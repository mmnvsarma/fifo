==> flow/design.v <==
module fifo(clk,rst,read_en,write_en,write_data,read_data,full,empty,write_error,read_error);
parameter WIDTH = 8;
parameter DEPTH = 16;
parameter PTR_DEPTH = $clog2(DEPTH);
input clk,rst;
input read_en,write_en;
input [WIDTH-1:0]write_data;
output reg [WIDTH-1:0]read_data;
output reg full,empty,read_error,write_error;
reg[PTR_DEPTH-1:0] wr_ptr,rd_ptr;
reg wr_toggle_flag,rd_toggle_flag;
reg [WIDTH-1:0] memory[DEPTH-1:0];
integer i;
always@(posedge clk) begin
if(rst)
 begin
     read_data = 0;
     full = 0;
     empty = 1;
     read_error = 0;
     write_error = 0;
     wr_ptr = 0;
     rd_ptr = 0;
     wr_toggle_flag = 0;
     rd_toggle_flag = 0;
     for(i = 0; i<DEPTH; i=i+1) memory[i] = 0;
 end
else
 begin
    if(write_en) begin
        if(full) 
           write_error = 1;
        else
           begin
           memory[wr_ptr] = write_data;
           wr_ptr = wr_ptr + 1;
			   if(wr_ptr == DEPTH-1) 
			       	wr_toggle_flag = ~wr_toggle_flag;
           end   
	end
if(read_en) begin
        if(empty)
             read_error = 1;
         else
		  begin
           read_data = memory[rd_ptr];
           rd_ptr = rd_ptr + 1;
		   		if(rd_ptr == DEPTH-1) 
            		rd_toggle_flag = ~rd_toggle_flag;
		   end
end       
	if(wr_ptr == rd_ptr && rd_toggle_flag != wr_toggle_flag)
             full = 1;
	else
	     full = 0;
	if(wr_ptr == rd_ptr && rd_toggle_flag == wr_toggle_flag)
       empty = 1;
	else
	   empty = 0;
end
end
endmodule
# ---- From RTL to reports: fifo
# Tool output for the design above, in the order of the flow.
# Lines are those of the file above, counted from 1.
# Library cell names are shortened.
# The mark n/a stands for no value.
dict set report inputs {
  design {fifo}
  clock_port {clk}
  cell_library {sky130hd}
  lib_corner {tt_025C_1v80}
}

# ---- Word-level counts
# Source: Yosys, flattened and elaborated. Widths are those after wreduce. Registers that Yosys merges into a memory's read port (data or address) are not register bits. Print and check cells do not count. Equal cells are merged and count once.
dict set report op_classes {
  mux 65
  n_reduce_logical 23
  addsub 2
  eq_ne 35
  n_logic 3
}
# cell n
set ops {}
lappend ops {{case mux 8 bit (select 2 bit)} 16}
lappend ops {{two-way mux 8 bit} 32}
lappend ops {{OR reduction 15 bit} 16}
lappend ops {{case mux 8 bit (select 16 bit)} 1}
lappend ops {{== test 4 bit with constant B} 18}
lappend ops {{== test 4 x 3 -> 1 bit with constant B} 8}
lappend ops {{two-way mux 4 bit} 6}
lappend ops {{== test 4 x 2 -> 1 bit with constant B} 4}
lappend ops {{two-way mux 1 bit} 10}
lappend ops {{adder 4 x 1 -> 4 bit with constant B} 2}
lappend ops {{== test 4 x 1 -> 1 bit with constant B} 2}
lappend ops {{logical NOT 4 bit} 2}
lappend ops {{AND reduction 2 bit} 3}
lappend ops {{== test 4 bit} 1}
lappend ops {{inverter 1 bit} 3}
lappend ops {{logical AND 1 bit} 2}
lappend ops {{== test 1 bit} 1}
lappend ops {{inequality test 1 bit} 1}
dict set report bits {
  reg_bits 150
  elab_cells 153
  out_inout_bits 12
  inputBits 12
}

# ---- Logic depth
# Longest topological path by Yosys (ltp), each cell counted once; first at word level (registers and memories cut), then after technology mapping (sequential cells cut; the memories' decode and read muxes count).
dict set report logic_depth {
  depth_word 9
  abc_area 0
  mapped_depth 12
}

# ---- Netlist
# The flow's flattened synthesis, as Yosys stat reports it; memories are mapped. The netlist is that of the ABC_AREA named above (0 if unset); the other value can give another one.
dict set report synth_totals {
  buf_cells 59
  yosys_area_um2 6951.7
  flip_flops 150
  mapped_cells 772
}
# type n type_area_um2
set types {}
lappend types {dfxtp_1 150 3002.88}
lappend types {mux2i_1 119 1.19E+03}
lappend types {nor2_1 160 600.576}
lappend types {a21oi_1 36 180.173}
lappend types {nand2_1 45 168.912}
lappend types {clkbuf_1 38 142.637}
lappend types {ha_1 8 100.096}
lappend types {o21ai_0 20 100.096}
lappend types {xnor2_1 10 87.584}
lappend types {buf_2 14 70.067}
lappend types {o22a_1 8 70.067}
lappend types {o22ai_1 10 62.56}
lappend types {a221oi_1 7 61.309}
lappend types {xor2_1 7 61.309}
lappend types {a211oi_1 8 60.058}
lappend types {nand3_1 11 55.053}
lappend types {nor3_1 10 50.048}
lappend types {a22oi_1 6 45.043}
# Not listed: further types 46, cells in them 105.

# ---- Worst setup path after synthesis
# OpenSTA on the mapped netlist: ideal clock, no wires. The path of least setup slack (recovery checks aside). Input and output delay are each 20% of the period. Register names are those of the netlist, which keeps one name where synthesis merged equal registers.
dict set report synth_timing {
  path_type {register -> register}
  startpoint {register wr_ptr[1]}
  endpoint {register read_data[2]}
  required_ps 2844
  path_slack_ps 129
  tclk_ps 2990
  arrival_time_ps 2715
  path_stages 11
  delay_ps 2861
  n_path_buf 1
  period_less_setup_slack_ps 2861
}
# "delay_ps" is the arrival time less input delay plus setup time.
# "path_stages": output pins that drive a net of the path, with the launching flip-flop's if there is one; two outputs of one cell count as two.
# "period_less_setup_slack_ps" is the clock period less the worst setup slack; recovery checks do not enter. This is arithmetic on one report: input and output delays are still those of the set period (20% each).
# The rows between start and end are the longest chain of elaborated cells between them; the timing report does not say that the signal goes this way. Where chains are equally long, one stands for them.
# A line is the first line of the expression or statement that the cell stems from. Yosys adds cells for indexed reads and writes and turns some case tables into memories.
dict set report synth_between {
  cell_sequence {dfxtp_1 -> inv_1 -> ha_1 -> buf_4 -> or2_4 -> a2111oi_4 -> mux2i_1 -> o22a_1 -> o21ai_0 -> a2111oi_1 -> a41oi_1}
  elab_chain_cells 6
  cells_between 81
  cone_lines 4
}
# item line_no
set synth_rtl {}
lappend synth_rtl {{start: declaration} 10} ;# reg[PTR_DEPTH-1:0] wr_ptr,rd_ptr;
lappend synth_rtl {{start: assignment} 22} ;# wr_ptr = 0;
lappend synth_rtl {{start: assignment} 36} ;# wr_ptr = wr_ptr + 1;
lappend synth_rtl {{== test 4 bit} 35} ;# memory[wr_ptr] = write_data;
lappend synth_rtl {{OR reduction 15 bit} n/a}
lappend synth_rtl {{case mux 8 bit (select 2 bit)} 35}
lappend synth_rtl {{two-way mux 8 bit} 31} ;# if(full)
lappend synth_rtl {{two-way mux 8 bit} 30} ;# if(write_en) begin
lappend synth_rtl {{case mux 8 bit (select 16 bit)} 46} ;# read_data = memory[rd_ptr];
lappend synth_rtl {{end: assignment} 17} ;# read_data = 0;
lappend synth_rtl {{end: assignment} 46}
lappend synth_rtl {{end: declaration} 8} ;# output reg [WIDTH-1:0]read_data;

# ---- Timing after layout
# Path of least setup slack in the final report of run 1 (OpenROAD, finished layout, wires in). Where an end is a register, its clock arrival counts in the times.
# The report prints the path's times to 10 ps; the period is as set.
dict set report layout_timing {
  path_type {register -> register}
  startpoint {register wr_ptr[1]}
  endpoint {register read_data[4]}
  path_slack_ps 170
  tclk_ps 3050
  n_path_buf 3
  required_ps 3340
  arrival_time_ps 3160
  path_stages 11
}
# The rows between start and end are the longest chain of elaborated cells between them; the timing report does not say that the signal goes this way. Where chains are equally long, one stands for them.
dict set report layout_between {
  cell_sequence {dfxtp_1 -> buf_4 -> ha_1 -> buf_4 -> a2111oi_4 -> buf_4 -> mux2i_1 -> o22a_1 -> o21ai_0 -> a2111oi_1 -> a41oi_1}
  elab_chain_cells 6
  cells_between 81
  cone_lines 4
}
# item line_no
set layout_rtl {}
lappend layout_rtl {{start: declaration} 10} ;# reg[PTR_DEPTH-1:0] wr_ptr,rd_ptr;
lappend layout_rtl {{start: assignment} 22} ;# wr_ptr = 0;
lappend layout_rtl {{start: assignment} 36} ;# wr_ptr = wr_ptr + 1;
lappend layout_rtl {{== test 4 bit} 35} ;# memory[wr_ptr] = write_data;
lappend layout_rtl {{OR reduction 15 bit} n/a}
lappend layout_rtl {{case mux 8 bit (select 2 bit)} 35}
lappend layout_rtl {{two-way mux 8 bit} 31} ;# if(full)
lappend layout_rtl {{two-way mux 8 bit} 30} ;# if(write_en) begin
lappend layout_rtl {{case mux 8 bit (select 16 bit)} 46} ;# read_data = memory[rd_ptr];
lappend layout_rtl {{end: assignment} 17} ;# read_data = 0;
lappend layout_rtl {{end: assignment} 46}
lappend layout_rtl {{end: declaration} 8} ;# output reg [WIDTH-1:0]read_data;

# Top module fifo; platform sky130hd; tools Yosys and OpenROAD; 2 stored runs in no particular order. Input and output delays are each 20% of the period that was set; the output load is 0.01 pF.
# "fin_power_mw" rests on the timing tool's default activity at the inputs, not on a simulated workload.
run="run 1" settings period_ns=3.05 CORE_UTILIZATION=43 CAP_MARGIN=20 CORE_MARGIN=2 SLEW_MARGIN=20
run="run 1" results synth_area_um2=6951.7 worst_setup_slack_ps=171 tns_ps=0 cell_area_final_um2=8300.5 die_area_um2=17200.3 fin_power_mw=4.822
run="run 2" settings period_ns=2.24 CORE_UTILIZATION=55 PLACE_DENSITY_LB_ADDON=0.3 TNS_END_PERCENT=25 ABC_AREA=1 GPL_TIMING_DRIVEN=0 CTS_CLUSTER_DIAMETER=97 CAP_MARGIN=20 MAX_ROUTING_LAYER="met4" CORE_MARGIN=2 SLEW_MARGIN=20
run="run 2" results synth_area_um2=8261.7 worst_setup_slack_ps=-340 tns_ps=-2480 cell_area_final_um2=10522.6 die_area_um2=16017.4 fin_power_mw=7.852
